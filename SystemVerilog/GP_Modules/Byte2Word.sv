==> flow/design.v <==
`timescale 1ns/1ps
module Byte2Word #(parameter BPW=4)
(
input clk,
input rst,
input in_data_ready,
input in_akn,
input [7:0] byte_in,
output logic out_akn,
output logic out_data_ready,
output logic [BPW*8-1:0] word_out
);
    localparam CNT_DW=$clog2(BPW-1);
    logic prev_in_data_rdy;
    logic [CNT_DW-1:0]d_cnt;
    logic [BPW-1:0][7:0]cur_word;
    enum logic {DATA,FINISH}state;
    always_ff @(posedge clk)begin
        if(rst)prev_in_data_rdy<=0;
        else prev_in_data_rdy<=in_data_ready; 
    end
    always_ff @(posedge clk)begin
        if(out_data_ready&in_akn)out_data_ready<=0;
        if(rst)begin
            out_akn<=0;
            word_out<=0;
            cur_word<=0;
            d_cnt<=0;
            state<=DATA;
        end
        case(state)
            DATA:begin
                if(in_data_ready & !prev_in_data_rdy)begin
                    out_akn<=1;
                    cur_word[d_cnt]<=byte_in;
                    if(d_cnt==BPW-1)begin
                        d_cnt<=0;
                        state<=FINISH;
                    end
                    else d_cnt<=d_cnt+1;
                end
                else out_akn<=0;
            end
            FINISH:begin
                out_data_ready<=1;
                word_out<=cur_word;
                state<=DATA;
                out_akn<=0;
            end
        endcase
    end
endmodule
Tool chain data of Byte2Word. What the tools print for Byte2Word, step after step. Line numbers count from 1 in the design file above. Operators carry their Yosys type and port widths (W data, S select, Z words). Cell names lack the library's common part. A cell with - has no value.

Top module: Byte2Word. Clock input: clk. Standard-cell library: sky130hd. Library corner: tt_025C_1v80.

After elaboration. Counts by Yosys on the flattened word-level netlist (proc, flatten, opt, wreduce; memories kept). Register bits leave out memories and registers merged into their read ports (data or address). Print and check cells are left out. Cells with the same type and inputs are merged into one.

Under flip-flop bits (word level) stands 70. For input bits the number is 12. Output and inout port bits: 34. Cells after elaboration: 35.

For $add $sub $neg the number is 2. The entry for eq/ne operators reads 1. The figure for shifts and indexed selects is 2. For muxes and demuxes the number is 15. The entry for bitwise logic cells reads 6. The entry for reductions and logical operators reads 2.

Operators by type and width (count): $mux W32 (4); $pmux W32 S2 (1); $neg A5 Y33 (1); $shift A8 B33 Y32 (1); $shift A8 B33 Y32 const A (1); $and A32 B32 Y32 (1); $or A32 B32 Y32 (1); $not A32 Y32 (1); $mux W2 (4); $pmux W1 S2 (2); $mux W1 (4); $and A1 B1 Y1 (2); $add A2 B1 Y2 const B (1); $eq A2 B2 Y1 const B (1); $reduce_bool A2 Y1 (1); $not A1 Y1 (1); $logic_not A1 Y1 (1).

Depth. Yosys ltp: most cells in a row. Word level: on the elaborated netlist, between registers, memories and ports. Mapped: between sequential cells and ports; inverters and the memories' decode and read muxes count.

The entry for depth after elaboration reads 7. ABC_AREA: 0. Under gate-level depth with buffers stands 5. Under gate-level depth less buffers stands 5.

After synthesis. Yosys stat after the flow's synthesis: flattened, memories mapped to cells. It holds for the ABC_AREA given above (unset counts as 0); a run with the other value may have another netlist.

The figure for cell count is 167. For synthesis area the number is 2484.9 µm². Area of sequential cells: 1721.7 µm². The entry for flip-flops reads 70. Buffer cells: 4.

Cell types: edfxtp_1 (count 32, area in all 960.922 µm²); dfxtp_1 (count 38, area in all 760.73 µm²); a22o_1 (count 24, area in all 210.202 µm²); and2_1 (count 33, area in all 206.448 µm²); a22o_2 (count 8, area in all 80.077 µm²); nor4_4 (count 3, area in all 63.811 µm²); ha_1 (count 5, area in all 62.56 µm²); a21oi_1 (count 4, area in all 20.019 µm²); inv_1 (count 4, area in all 15.014 µm²); o31ai_1 (count 2, area in all 15.014 µm²); or4b_4 (count 1, area in all 13.763 µm²); clkbuf_1 (count 3, area in all 11.261 µm²); nand4bb_1 (count 1, area in all 11.261 µm²); or3b_2 (count 1, area in all 8.758 µm²); a21o_1 (count 1, area in all 7.507 µm²); buf_4 (count 1, area in all 7.507 µm²); nor2b_1 (count 1, area in all 6.256 µm²); or2_2 (count 1, area in all 6.256 µm²).

Not listed: further types 4, cells in them 4.

Timing after synthesis. OpenSTA on the mapped netlist: ideal clock, no wires. The path of least setup slack (recovery checks aside). Input and output delay are each 20% of the period. Register names are those of the netlist, which keeps one name where synthesis merged equal registers.

Path type: register to register. From: register d_cnt[0]. To: register cur_word. The figure for clock period is 2600 ps. The entry for library setup time reads 59 ps. For time at the first pin the number is 0 ps. Arrival: 1910 ps. The figure for data required time is 2541 ps. Slack: 631 ps. For delay of the path the number is 1969 ps. Stages: 6. For path buffers the number is 0. The figure for period reached after synthesis is 1969 ps.

"delay of the path" = arrival - input delay + setup time. "stages": output pins that drive a net of the path, with the launching flip-flop's if there is one; two outputs of one cell count as two. "period reached after synthesis" = period - worst setup slack (recovery checks aside). The figure is calculated, with input and output delays left at 20% of the set period. Where an end lacks its bit number, it is one bit of the signal, or one of the new flip-flops if synthesis recoded a state register. Between the ends stands the longest chain of elaborated cells between them, by number of cells; it is not shown to be the way that was timed. Of several equally long chains one is given. Each line given opens the expression or statement behind the cell; cells for indexed reads and writes are added by Yosys, which also makes memories of some case tables. At most two assigning lines are given for a register; there are more.

Cell sequence: dfxtp_1 > inv_1 > ha_1 > or4b_4 > nor4_4 > a22o_2. The entry for length of the longest elaborated chain reads 7. The entry for elaborated cells on any way between the ends reads 8. Under RTL lines with such cells stands 3. Classes of those cells: 1 x add/sub; 2 x shift; 2 x mux; 3 x logic.

Ends and longest elaborated chain, after synthesis: start, declared (line 15) `logic [CNT_DW-1:0]d_cnt;`; start, assigned (line 28) `d_cnt<=0;`; start, assigned (line 40) `else d_cnt<=d_cnt+1;`; $neg A5 Y33 (line 35) `cur_word[d_cnt]<=byte_in;`; $shift A8 B33 Y32 (line 35); $not A32 Y32 (line 35); $and A32 B32 Y32 (line 35); $or A32 B32 Y32 (line 35); $mux W32 (line 33) `if(in_data_ready & !prev_in_data_rdy)begin`; $pmux W32 S2 (line 31) `case(state)`; end, assigned (line 27) `cur_word<=0;`; end, assigned (line 35); end, declared (line 16) `logic [BPW-1:0][7:0]cur_word;`.

Worst path after layout. Path of least setup slack in the final report of run 1 (OpenROAD, finished layout, wires in). Where an end is a register, its clock arrival counts in the times. The path's times are printed in steps of 10 ps; the period is the one set.

Path type: register to register. From: register d_cnt[0]. To: register cur_word. The figure for clock period is 1720 ps. The entry for library setup time reads 50 ps. For time at the first pin the number is 330 ps. Arrival: 2090 ps. The figure for data required time is 2010 ps. Slack: -80 ps. Stages: 7. For path buffers the number is 1.

Where an end lacks its bit number, it is one bit of the signal, or one of the new flip-flops if synthesis recoded a state register. Between the ends stands the longest chain of elaborated cells between them, by number of cells; it is not shown to be the way that was timed. Of several equally long chains one is given. At most two assigning lines are given for a register; there are more.

Cell sequence: dfxtp_4 > inv_6 > ha_4 > or4b_4 > nor4_4 > buf_4 > a22o_2. The entry for length of the longest elaborated chain reads 7. The entry for elaborated cells on any way between the ends reads 8. Under RTL lines with such cells stands 3. Classes of those cells: 1 x add/sub; 2 x shift; 2 x mux; 3 x logic.

Ends and longest elaborated chain, post-layout: start, declared (line 15) `logic [CNT_DW-1:0]d_cnt;`; start, assigned (line 28) `d_cnt<=0;`; start, assigned (line 40) `else d_cnt<=d_cnt+1;`; $neg A5 Y33 (line 35) `cur_word[d_cnt]<=byte_in;`; $shift A8 B33 Y32 (line 35); $not A32 Y32 (line 35); $and A32 B32 Y32 (line 35); $or A32 B32 Y32 (line 35); $mux W32 (line 33) `if(in_data_ready & !prev_in_data_rdy)begin`; $pmux W32 S2 (line 31) `case(state)`; end, assigned (line 27) `cur_word<=0;`; end, assigned (line 35); end, declared (line 16) `logic [BPW-1:0][7:0]cur_word;`.

==> runs of Byte2Word <==
Byte2Word through Yosys and OpenROAD on sky130hd: 2 stored runs, unordered, with their settings and measured results. The constraints put input and output delay at 20% of the set period each and load the outputs with 0.01 pF. "clock period reached" is the run's clock period less its worst setup slack. It is reckoned from that one timing run; input and output delays stay at 20% of the period that was set.

Run 1 has these settings: period_ns 1.72; CAP_MARGIN 20; CORE_MARGIN 2; CORE_UTILIZATION 40; SLEW_MARGIN 20. The chip area in the Yosys report reads 2484.9 µm². The measured clock period reached is 1800 ps. The die outline area comes to 6858.3 µm². The measured standard-cell area of the final layout is 3414.5 µm². For the setup slack of the critical path the run shows -80 ps. The setup TNS stands at -775 ps.

Run 2 has these settings: period_ns 3.11; CORE_UTILIZATION 25; PLACE_DENSITY_LB_ADDON 0.11; CELL_PAD_IN_SITES_GLOBAL_PLACEMENT 1; TNS_END_PERCENT 30; ABC_AREA 0; GPL_TIMING_DRIVEN 1; SLEW_MARGIN 35; MIN_ROUTING_LAYER met1; MAX_ROUTING_LAYER met5; CAP_MARGIN 20; CORE_MARGIN 2. The chip area in the Yosys report reads 2484.9 µm². The measured clock period reached is 2466 ps. The die outline area comes to 10752.7 µm². The measured standard-cell area of the final layout is 3323.2 µm². For the setup slack of the critical path the run shows 644 ps. The setup TNS stands at 0 ps.
