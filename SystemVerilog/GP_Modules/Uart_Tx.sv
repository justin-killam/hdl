==> flow/design.v <==
module Uart_Tx #(
        parameter DW=8,
        parameter SYS_FREQ=100000000,
        parameter BAUD_FREQ=9600
    )(
        input clk,
        input rst,
        input [DW-1:0]tx_par,
        input tx_start,
        output logic tx_akn,
        output logic tx_ser
    );
	typedef enum logic[1:0] {IDLE,START,DATA,END} t_state;
    localparam CLK_DIVISOR = SYS_FREQ/BAUD_FREQ;
    localparam CNT_DW = $clog2(CLK_DIVISOR-1);
    localparam DATA_CNT_DW = $clog2(DW-1);
	t_state state;
    logic [DW-1:0]tx_par_cur;
    logic [CNT_DW-1:0]clk_counter;
    logic [DATA_CNT_DW-1:0]data_counter;
    always_ff @(posedge clk)begin
        if(rst)begin
            state <= IDLE;
            clk_counter <= 0;
            tx_akn <= 0;
            tx_ser <= 1;
            data_counter<=DW-1;
        end
        else begin
            case(state)
                IDLE:begin
                    if(tx_start)begin
                        state <= START;
                        clk_counter <= 0;
                        tx_ser <= 0;
                        tx_akn <= 1;
                        tx_par_cur<=tx_par;
                    end
                end
                START:begin
                    if(clk_counter==CLK_DIVISOR-1)begin
                        state<=DATA;
                        clk_counter<=0;
                        data_counter<=DW-1;
                        tx_ser<=tx_par_cur[0];
                        tx_par_cur<=tx_par_cur>>1;                         
                    end
                    else begin
                        clk_counter<=clk_counter+1;
                        tx_ser<=0;
                        tx_akn<=0;
                    end
                end
                DATA:begin
                    if(clk_counter==CLK_DIVISOR-1)begin
                        clk_counter<=0;
                        if(data_counter==0)begin
                            state<=END;
                            tx_ser<=1;
                        end
                        else begin
                            tx_ser<=tx_par_cur[0]; 
                            tx_par_cur<=tx_par_cur>>1;
                            data_counter<=data_counter-1;  
                        end                      
                    end
                    else clk_counter<=clk_counter+1;
                end
                END:begin
                    if(clk_counter==CLK_DIVISOR-1)begin
                        state<=IDLE;
                        clk_counter<=0;
                        tx_ser<=1; 
                    end
                    else clk_counter<=clk_counter+1;
                end
            endcase
        end
    end
endmodule
---- From RTL to reports: Uart_Tx ----
The steps from the RTL of Uart_Tx to its reports follow in flow order.
Line numbers count from 1 in the design file above.
Library cell names are shortened.
Not given: -
set-up
  top module .............................. Uart_Tx
  clock input ............................. clk
  cell library ............................ sky130hd
  corner .................................. tt_025C_1v80

---- After elaboration ----
Yosys after proc, flatten, opt, wreduce and memory -nomap, before mapping. Memory bits, and registers merged into a memory's read port (data or address), are not among the register bits. Print and check cells are not counted. Equal cells are merged and count once.
storage and ports
  output and inout port bits .............. 2
  bits in registers ....................... 29
  input bits .............................. 11
  cells after elaboration ................. 60
cells by class
  eq/ne operators ......................... 11
  muxes and demuxes ....................... 27
  bitwise operators ....................... 1
  reduce/logical cells .................... 13
  $add $sub $neg .......................... 2
operators with widths
  operator                                           number
  two-way mux 8 bit                                  4
  parallel mux 14 bit (select 2 bit)                 1
  two-way mux 14 bit                                 2
  parallel mux 8 bit (select 3 bit)                  1
  adder 14 x 1 -> 14 bit (second input constant)     1
  == test 14 bit (second input constant)             1
  inequality test 2 bit (second input constant)      7
  AND reduction 6 bit                                2
  two-way mux 2 bit                                  5
  two-way mux 3 bit                                  3
  AND reduction 4 bit                                2
  parallel mux 2 bit (select 4 bit)                  1
  two-way mux 1 bit                                  7
  parallel mux 3 bit (select 2 bit)                  1
  == test 2 bit (second input constant)              2
  nonzero test 2 bit                                 2
  nonzero test 4 bit                                 1
  parallel mux 1 bit (select 4 bit)                  1
  subtractor 3 x 1 -> 3 bit (second input constant)  1
  logical NOT 3 bit                                  1
  AND reduction 3 bit                                1
  nonzero test 3 bit                                 1
  OR reduction 3 bit                                 1
  == test 2 x 1 -> 1 bit (second input constant)     1
  logical NOT 2 bit                                  1
  AND reduction 2 bit                                1
  parallel mux 1 bit (select 2 bit)                  1
  NOT 1 bit                                          1

---- Logic depth ----
Depth = most cells in a row (Yosys ltp): at word level without a register or memory, in the mapped netlist without a sequential cell, where the memories' decode and read muxes count.
logic depth
  depth in word-level cells ............... 4
  ABC_AREA ................................ 0
  gate-level depth with buffers ........... 6
  depth with buffers taken out ............ 6

---- Synthesis result ----
The flow's flattened synthesis, as Yosys stat reports it; memories are mapped. The netlist is that of the ABC_AREA named above (0 if unset); the other value can give another one.
synthesis totals
  mapped flip-flops ....................... 31
  buffer cells ............................ 10
  standard cells after synthesis .......... 163
  cell area after synthesis ............... 1569.0 µm²
  area of sequential cells ................ 700.7 µm²
cells by type
  cell type  number  area in all (µm²)
  dfxtp_1    23      460.442
  edfxtp_1   8       240.23
  mux2_2     8       90.086
  a211oi_1   8       60.058
  o21ai_0    10      50.048
  nor3_1     8       40.038
  ha_1       3       37.536
  or4_1      5       37.536
  xnor2_1    4       35.034
  nand2_1    8       30.029
  o31ai_1    4       30.029
  clkbuf_1   7       26.275
  nor2_1     7       26.275
  a21oi_1    5       25.024
  nand3_1    5       25.024
  nand4_1    4       25.024
  or3_1      4       25.024
  nor2b_1    3       18.768
Other cell types: 27; their cells: 39.

---- Worst setup path after synthesis ----
Path of least setup slack by OpenSTA after synthesis, without wires, with an ideal clock, recovery checks aside; 20% of the period is set as input and as output delay. Where synthesis merged equal registers, the netlist keeps one of their names.
timing after synthesis
  path type ............................... input port to flip-flop
  start point ............................. input tx_start
  end point ............................... register clk_counter[13]
  arrival time ............................ 1.890 ns
  buffers on the path ..................... 1
  required time ........................... 2.624 ns
  delay of the path ....................... 1.434 ns
  setup slack ............................. 0.734 ns
  stages .................................. 5
  time at the first pin ................... 0.542 ns
  library setup time ...................... 0.086 ns
  clock period ............................ 2.71 ns
  input delay ............................. 0.542 ns
  period reached after synthesis .......... 1.976 ns
"delay of the path" = arrival - input delay + setup time.
"stages": output pins that drive a net of the path, with the launching flip-flop's if there is one; two outputs of one cell count as two.
"period reached after synthesis" is the clock period less the worst setup slack; recovery checks do not enter. This is arithmetic on one report: input and output delays are still those of the set period (20% each).
Between the ends stands the longest chain of elaborated cells between them, by number of cells; it is not shown to be the way that was timed. Of several equally long chains one is given.
Each line given opens the expression or statement behind the cell; cells for indexed reads and writes are added by Yosys, which also makes memories of some case tables.
At most two assigning lines are given for a register; there are more.
between the ends, after synthesis
  cell sequence ........................... nor2b_1 > or4_1 > buf_2 > or4_1 > a211oi_1
  length of the longest elaborated chain .. 2
  elaborated cells on any way between the ends .. 4
  RTL lines with such cells ............... 2
  classes of those cells .................. 1 x eq/ne; 2 x mux; 1 x reduce/logical
RTL lines, path after synthesis
  element                             RTL line  source
  start: declaration                  9         input tx_start,
  two-way mux 14 bit                  32        if(tx_start)begin
  parallel mux 14 bit (select 2 bit)  30        case(state)
  end: assignment                     49        clk_counter<=clk_counter+1;
  end: assignment                     67        else clk_counter<=clk_counter+1;
  end: declaration                    19        logic [CNT_DW-1:0]clk_counter;

---- Worst path after layout ----
From the final timing report of record 1: the path of least setup slack in the routed layout; clock arrival at registers is part of the times.
timing post-layout
  path type ............................... input port to flip-flop
  start point ............................. input tx_start
  end point ............................... register clk_counter[13]
  setup slack ............................. 0.06 ns
  required time ........................... 2.36 ns
  clock period ............................ 2.16 ns
  stages .................................. 5
  library setup time ...................... 0.08 ns
  arrival time ............................ 2.30 ns
  input delay ............................. 0.43 ns
  buffers on the path ..................... 1
  time at the first pin ................... 0.43 ns
Between the ends stands the longest chain of elaborated cells between them, by number of cells; it is not shown to be the way that was timed. Of several equally long chains one is given.
At most two assigning lines are given for a register; there are more.
between the ends, post-layout
  cell sequence ........................... clkdlybuf4s50_1 > nor2b_1 > or4_1 > or4_1 > a211oi_1
  length of the longest elaborated chain .. 2
  elaborated cells on any way between the ends .. 4
  RTL lines with such cells ............... 2
  classes of those cells .................. 1 x eq/ne; 2 x mux; 1 x reduce/logical
RTL lines, path post-layout
  element                             RTL line  source
  start: declaration                  9         input tx_start,
  two-way mux 14 bit                  32        if(tx_start)begin
  parallel mux 14 bit (select 2 bit)  30        case(state)
  end: assignment                     49        clk_counter<=clk_counter+1;
  end: assignment                     67        else clk_counter<=clk_counter+1;
  end: declaration                    19        logic [CNT_DW-1:0]clk_counter;

Subject: flow runs of Uart_Tx

Hi,

Measured results for Uart_Tx: 2 stored runs of the Yosys and OpenROAD flow on sky130hd. The settings differ; the order carries no meaning. The constraints put input and output delay at 20% of the set period each and load the outputs with 0.01 pF.
"achieved clock period (ns)" is the run's clock period less its worst setup slack. It is reckoned from that one timing run; input and output delays stay at 20% of the period that was set.
"worst setup path time (ns)" = time allowed to the worst setup path (clock period - input delay - output delay, where it has them) - its slack; a late launch clock adds to it, a late capture clock takes from it.
By "finish__power__total" is meant OpenSTA's value without simulated activity: inputs other than the clock are taken to toggle once in ten clock periods, and the tool carries that through the logic.

Flow files of record 1
==> flow/run.sh <==
#!/bin/bash
# the make line also repeats the synthesis and layout settings of config.mk as NAME=value (left out here)
make -C /OpenROAD-flow-scripts/flow DESIGN_CONFIG=/design/flow/config.mk WORK_HOME=/design/flow/orfs CLKGATE_MAP_FILE= finish
==> flow/config.mk <==
export PLATFORM = sky130hd
export DESIGN_NAME = Uart_Tx
export DESIGN_NICKNAME = Uart_Tx
export VERILOG_FILES = /design/flow/design.v
export SDC_FILE = /design/flow/constraint.sdc
export NUM_CORES = 4
export LEC_CHECK = 0
export CAP_MARGIN = 20
export CORE_MARGIN = 2
export CORE_UTILIZATION = 27
export SLEW_MARGIN = 20
==> flow/constraint.sdc <==
create_clock -name core_clock -period 2.16 [get_ports {clk}]
set_input_delay 0.4320 -clock core_clock [delete_from_list [all_inputs] [get_ports {clk}]]
set_output_delay 0.4320 -clock core_clock [all_outputs]
set_load 0.01 [all_outputs]

report of record 1
yosys chip area after synthesis (um^2): 1569.0
finish__design__die__area: 6436.9
finish__design__instance__area__stdcell: 1934.4
finish__design__instance__utilization: 0.3470
finish__timing__setup__ws: 0.065
finish__timing__setup__tns: 0.000
finish__timing__hold__ws: 0.495
finish__power__total: 1.189e-03
achieved clock period (ns): 2.095
worst setup path time (ns): 1.66
worst setup path kind: input port to flip-flop

Flow files of record 2
==> flow/run.sh <==
#!/bin/bash
# the make line also repeats the synthesis and layout settings of config.mk as NAME=value (left out here)
make -C /OpenROAD-flow-scripts/flow DESIGN_CONFIG=/design/flow/config.mk WORK_HOME=/design/flow/orfs CLKGATE_MAP_FILE= finish
==> flow/config.mk <==
export PLATFORM = sky130hd
export DESIGN_NAME = Uart_Tx
export DESIGN_NICKNAME = Uart_Tx
export VERILOG_FILES = /design/flow/design.v
export SDC_FILE = /design/flow/constraint.sdc
export NUM_CORES = 4
export LEC_CHECK = 0
export ABC_AREA = 1
export CAP_MARGIN = 15
export CELL_PAD_IN_SITES_DETAIL_PLACEMENT = 0
export CORE_ASPECT_RATIO = 1.71
export CORE_MARGIN = 2
export CORE_UTILIZATION = 62
export CTS_CLUSTER_DIAMETER = 198
export GPL_ROUTABILITY_DRIVEN = 1
export PLACE_DENSITY_LB_ADDON = 0.03
export SLEW_MARGIN = 25
==> flow/constraint.sdc <==
create_clock -name core_clock -period 3.75 [get_ports {clk}]
set_input_delay 0.7500 -clock core_clock [delete_from_list [all_inputs] [get_ports {clk}]]
set_output_delay 0.7500 -clock core_clock [all_outputs]
set_load 0.01 [all_outputs]

report of record 2
yosys chip area after synthesis (um^2): 1740.4
finish__design__die__area: 3262.1
finish__design__instance__area__stdcell: 1956.9
finish__design__instance__utilization: 0.7191
finish__timing__setup__ws: 1.484
finish__timing__setup__tns: 0.000
finish__timing__hold__ws: 0.471
finish__power__total: 6.764e-04
achieved clock period (ns): 2.266
worst setup path time (ns): 1.52
worst setup path kind: input port to flip-flop

Regards
