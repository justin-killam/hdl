==> flow/design.v <==
`timescale 1ns / 1ps
module Uart_Rx #(
        parameter DW=8,
        parameter SYS_FREQ=100000000,
        parameter BAUD_FREQ=9600
    )(
        input clk,
        input rst,
        input rx_ser,
        input rx_akn,
        output logic rx_data_ready,
        output logic [DW-1:0]rx_par
    );
	typedef enum logic[1:0] {IDLE,START,DATA,END} t_state;
    localparam CLK_DIVISOR = SYS_FREQ/BAUD_FREQ;
    localparam HALF_DIVISOR = CLK_DIVISOR/2;
    localparam CNT_DW = $clog2(CLK_DIVISOR-1);
    localparam DATA_CNT_DW = $clog2(DW-1);
	t_state state;
    logic [DW-1:0]rx_par_pre;
    logic [CNT_DW-1:0]clk_counter;
    logic [DATA_CNT_DW-1:0]data_counter;
    always_ff @(posedge clk)begin
        if(rst)begin
            state <= IDLE;
            clk_counter <= 0;
            rx_data_ready <= 0;
            rx_par <= 0;
            data_counter<=0;
            rx_par_pre<=0;
        end
        else begin
            case(state)
                IDLE:begin
                    if(!rx_ser)begin
                        clk_counter <= 0;
                        state <= START;
                    end
                end
                START:begin
                    if((clk_counter==HALF_DIVISOR-1) & rx_ser)begin
                        clk_counter <= 0;
                        state <= IDLE;
                    end
                    else if(clk_counter==CLK_DIVISOR-1)begin
                        clk_counter <= 0;
                        state <= DATA;
                        data_counter<=0;
                    end
                    else clk_counter <= clk_counter +1;
                end
                DATA:begin
                    if(clk_counter==HALF_DIVISOR-1)begin
                        rx_par_pre[data_counter]<=rx_ser;
                        clk_counter <= clk_counter +1;
                    end
                    else if(clk_counter==CLK_DIVISOR-1)begin
                        if(data_counter==DW-1)state<=END;
                        else data_counter<=data_counter+1;
                        clk_counter <= 0;    
                    end
                    else clk_counter <= clk_counter +1;
                end
                END:begin
                    if(clk_counter==CLK_DIVISOR-1)begin
                        clk_counter <= 0;
                        state <= IDLE;
                        rx_par<=rx_par_pre;
                        rx_data_ready<=1; 
                    end
                    else clk_counter <= clk_counter +1;
                end
            endcase
        end
        if(rx_data_ready & rx_akn)rx_data_ready<=0;
    end
endmodule
# Reports on Uart_Rx
# What the tools print for Uart_Rx, step after step.
# Lines are those of the file above, counted from 1.
# Operators carry their Yosys type and port widths (W data, S select, Z words).
# Library cell names are shortened.
# Not given: n/a
# setup
top	Uart_Rx
clock_port	clk
cell_library	sky130hd
lib_corner	tt_025C_1v80

# Elaborated design
# Counts by Yosys on the flattened word-level netlist (proc, flatten, opt, wreduce; memories kept). Register bits leave out memories and registers merged into their read ports (data or address). Print and check cells are left out. Cells with the same type and inputs are merged into one.
# word_totals
ff_bits	36
word_cells	64
out_inout_bits	9
# classes
equal	16
n_reduce_logical	10
n_addsub	3
n_shift	2
n_mux	21
n_logic	6
# op_table
operator	count
$pmux W14 S4	1
$mux W14	4
$ne A2 B2 Y1 const B	9
$mux W8	2
$mux W3	5
$add A14 B1 Y14 const B	1
$eq A14 B13 Y1 const B	1
$eq A14 B14 Y1 const B	1
$mux W2	7
$shift A1 B4 Y8	1
$shift A1 B4 Y8 const A	1
$and A8 B8 Y8	1
$or A8 B8 Y8	1
$not A8 Y8	1
$pmux W2 S4	1
$reduce_and A7 Y1	1
$reduce_and A2 Y1	3
$reduce_and A6 Y1	1
$pmux W3 S2	1
$eq A2 B2 Y1 const B	2
$neg A3 Y4	1
$reduce_bool A4 Y1	1
$add A3 B1 Y3 const B	1
$eq A3 B3 Y1 const B	1
$ne A3 B3 Y1 const B	1
$reduce_or A3 Y1	1
$and A1 B1 Y1	2
$eq A2 B1 Y1 const B	1
# Other operator kinds: 4; their cells: 4.

# Depth
# Depth = most cells in a row (Yosys ltp): at word level without a register or memory, in the mapped netlist without a sequential cell, where the memories' decode and read muxes count.
# depth
word_depth	7
abc_area	0
ltp_mapped	8

# After synthesis
# Yosys stat after the flow's synthesis: flattened, memories mapped to cells. It holds for the ABC_AREA given above (unset counts as 0); a run with the other value may have another netlist.
# types
type	count	type_area_um2
dfxtp_1	38	760.73
nand2_1	40	150.144
a21oi_1	18	90.086
nand3_1	16	80.077
ha_1	6	75.072
a31oi_1	8	50.048
inv_1	12	45.043
nor2_1	11	41.29
mux2i_1	4	40.038
nand2b_1	6	37.536
a32oi_1	4	35.034
a32o_2	3	33.782
o22ai_1	5	31.28
a32o_1	3	30.029
nor4b_2	2	30.029
nand4bb_4	1	27.526
nand4_1	4	25.024
nor3_1	5	25.024
# Other cell types: 34; their cells: 46.
# mapped
n_buf	9
area_um2	1979.4
seqArea_um2	760.7
mapped_cells	232
ffs	38

# Timing after synthesis
# Source: OpenSTA report_checks on the synthesized netlist (no wires, ideal clock, input and output delay 20% of the period each), path of least setup slack; recovery checks are left aside. Register names are those of the netlist, which keeps one name where synthesis merged equal registers.
# synth_timing
path_type	register to register
startpoint	register clk_counter[0]
endpoint	register rx_par_pre[1]
required_ns	3.073
setup_slack_ns	1.231
t_arrival_ns	1.841
tclk_ns	3.19
t_first_pin_ns	0.000
setup_time_ns	0.117
stages	7
path_buffers	0
path_delay_ns	1.958
synth_period_reached_ns	1.959
# "path_delay_ns" is the arrival time less input delay plus setup time.
# "stages": output pins that drive a net of the path, with the launching flip-flop's if there is one; two outputs of one cell count as two.
# "synth_period_reached_ns" is the clock period less the worst setup slack; recovery checks do not enter. This is arithmetic on one report: input and output delays are still those of the set period (20% each).
# The rows between start and end are the longest chain of elaborated cells between them; the timing report does not say that the signal goes this way. Where chains are equally long, one stands for them.
# Each line given opens the expression or statement behind the cell; cells for indexed reads and writes are added by Yosys, which also makes memories of some case tables.
# At most two assigning lines are given for a register; there are more.
# synth_between
path_cell_list	dfxtp_1 > ha_1 > nand3b_1 > o41a_4 > nor3b_4 > nand2_1 > a32o_2
elab_chain_len	3
cone_cells	5
cone_classes	eq/ne: 2; mux: 2; reduce/logical: 1
# synth_lines
element	line	text
start: declaration	21	logic [CNT_DW-1:0]clk_counter;
start: assignment	50	else clk_counter <= clk_counter +1;
start: assignment	55	clk_counter <= clk_counter +1;
$eq A14 B13 Y1	53	if(clk_counter==HALF_DIVISOR-1)begin
$mux W8	53
$mux W8	33	case(state)
end: assignment	30	rx_par_pre<=0;
end: assignment	54	rx_par_pre[data_counter]<=rx_ser;
end: declaration	20	logic [DW-1:0]rx_par_pre;

# Path in the finished layout
# From the final timing report of record 1: the path of least setup slack in the routed layout; clock arrival at registers is part of the times.
# layout_timing
path_type	register to register
startpoint	register clk_counter[0]
endpoint	register rx_par_pre[0]
stages	7
setup_slack_ns	0.17
tclk_ns	2.33
t_first_pin_ns	0.31
t_arrival_ns	2.36
required_ns	2.52
setup_time_ns	0.11
path_buffers	0
# The rows between start and end are the longest chain of elaborated cells between them; the timing report does not say that the signal goes this way. Where chains are equally long, one stands for them.
# At most two assigning lines are given for a register; there are more.
# layout_between
path_cell_list	dfxtp_1 > ha_1 > nand3b_1 > o41a_4 > nor4b_2 > mux2i_1 > nor2_1
elab_chain_len	3
cone_cells	5
cone_classes	eq/ne: 2; mux: 2; reduce/logical: 1
# layout_lines
element	line	text
start: declaration	21	logic [CNT_DW-1:0]clk_counter;
start: assignment	50	else clk_counter <= clk_counter +1;
start: assignment	55	clk_counter <= clk_counter +1;
$eq A14 B13 Y1	53	if(clk_counter==HALF_DIVISOR-1)begin
$mux W8	53
$mux W8	33	case(state)
end: assignment	30	rx_par_pre<=0;
end: assignment	54	rx_par_pre[data_counter]<=rx_ser;
end: declaration	20	logic [DW-1:0]rx_par_pre;

# Uart_Rx through Yosys and OpenROAD on sky130hd: 2 stored runs, unordered, with their settings and measured results. The constraints put input and output delay at 20% of the set period each and load the outputs with 0.01 pF.
# "timing.achieved_period_ns" = clock period - worst setup slack. The figure is calculated, with input and output delays left at 20% of the set period.
# "worst_path_time_ns" is the time allowed to the run's worst setup path (the clock period less input and output delay, where it has them) less its slack. Clock arrival times count: a late capture clock shortens it, a late launch clock lengthens it.
# By "totalPower_w" is meant OpenSTA's value without simulated activity: inputs other than the clock are taken to toggle once in ten clock periods, and the tool carries that through the logic.
# A setting shown as -- is not set for that run.
stored run	period_ns	CAP_MARGIN	CORE_MARGIN	CORE_UTILIZATION	SLEW_MARGIN	SETUP_SLACK_MARGIN	PLACE_DENSITY	CORE_ASPECT_RATIO	CELL_PAD_IN_SITES_GLOBAL_PLACEMENT	TNS_END_PERCENT	ABC_AREA	GPL_TIMING_DRIVEN	GPL_ROUTABILITY_DRIVEN	CTS_CLUSTER_DIAMETER	totalPower_w	setupTns_ns	timing.achieved_period_ns	worst_setup_slack_ns	finalUtil_pct	hold_worst_slack_ns	cell_area_final_um2	worst_path_time_ns	worst_setup_path_type	synth_chip_area_um2	die_area_um2
record 1	2.33	20	2	40	20	--	--	--	--	--	--	--	--	--	0.001422	0.000	2.165	0.165	50.0	0.452	2377.3	2.16	register to register	1979.4	5527.2
record 2	1.38	20	9	17	35	0.39	0.78	0.96	1	50	1	1	0	57	0.002442	-2.619	1.508	-0.128	27.5	0.471	3490.8	1.51	register to register	2235.9	17605.8
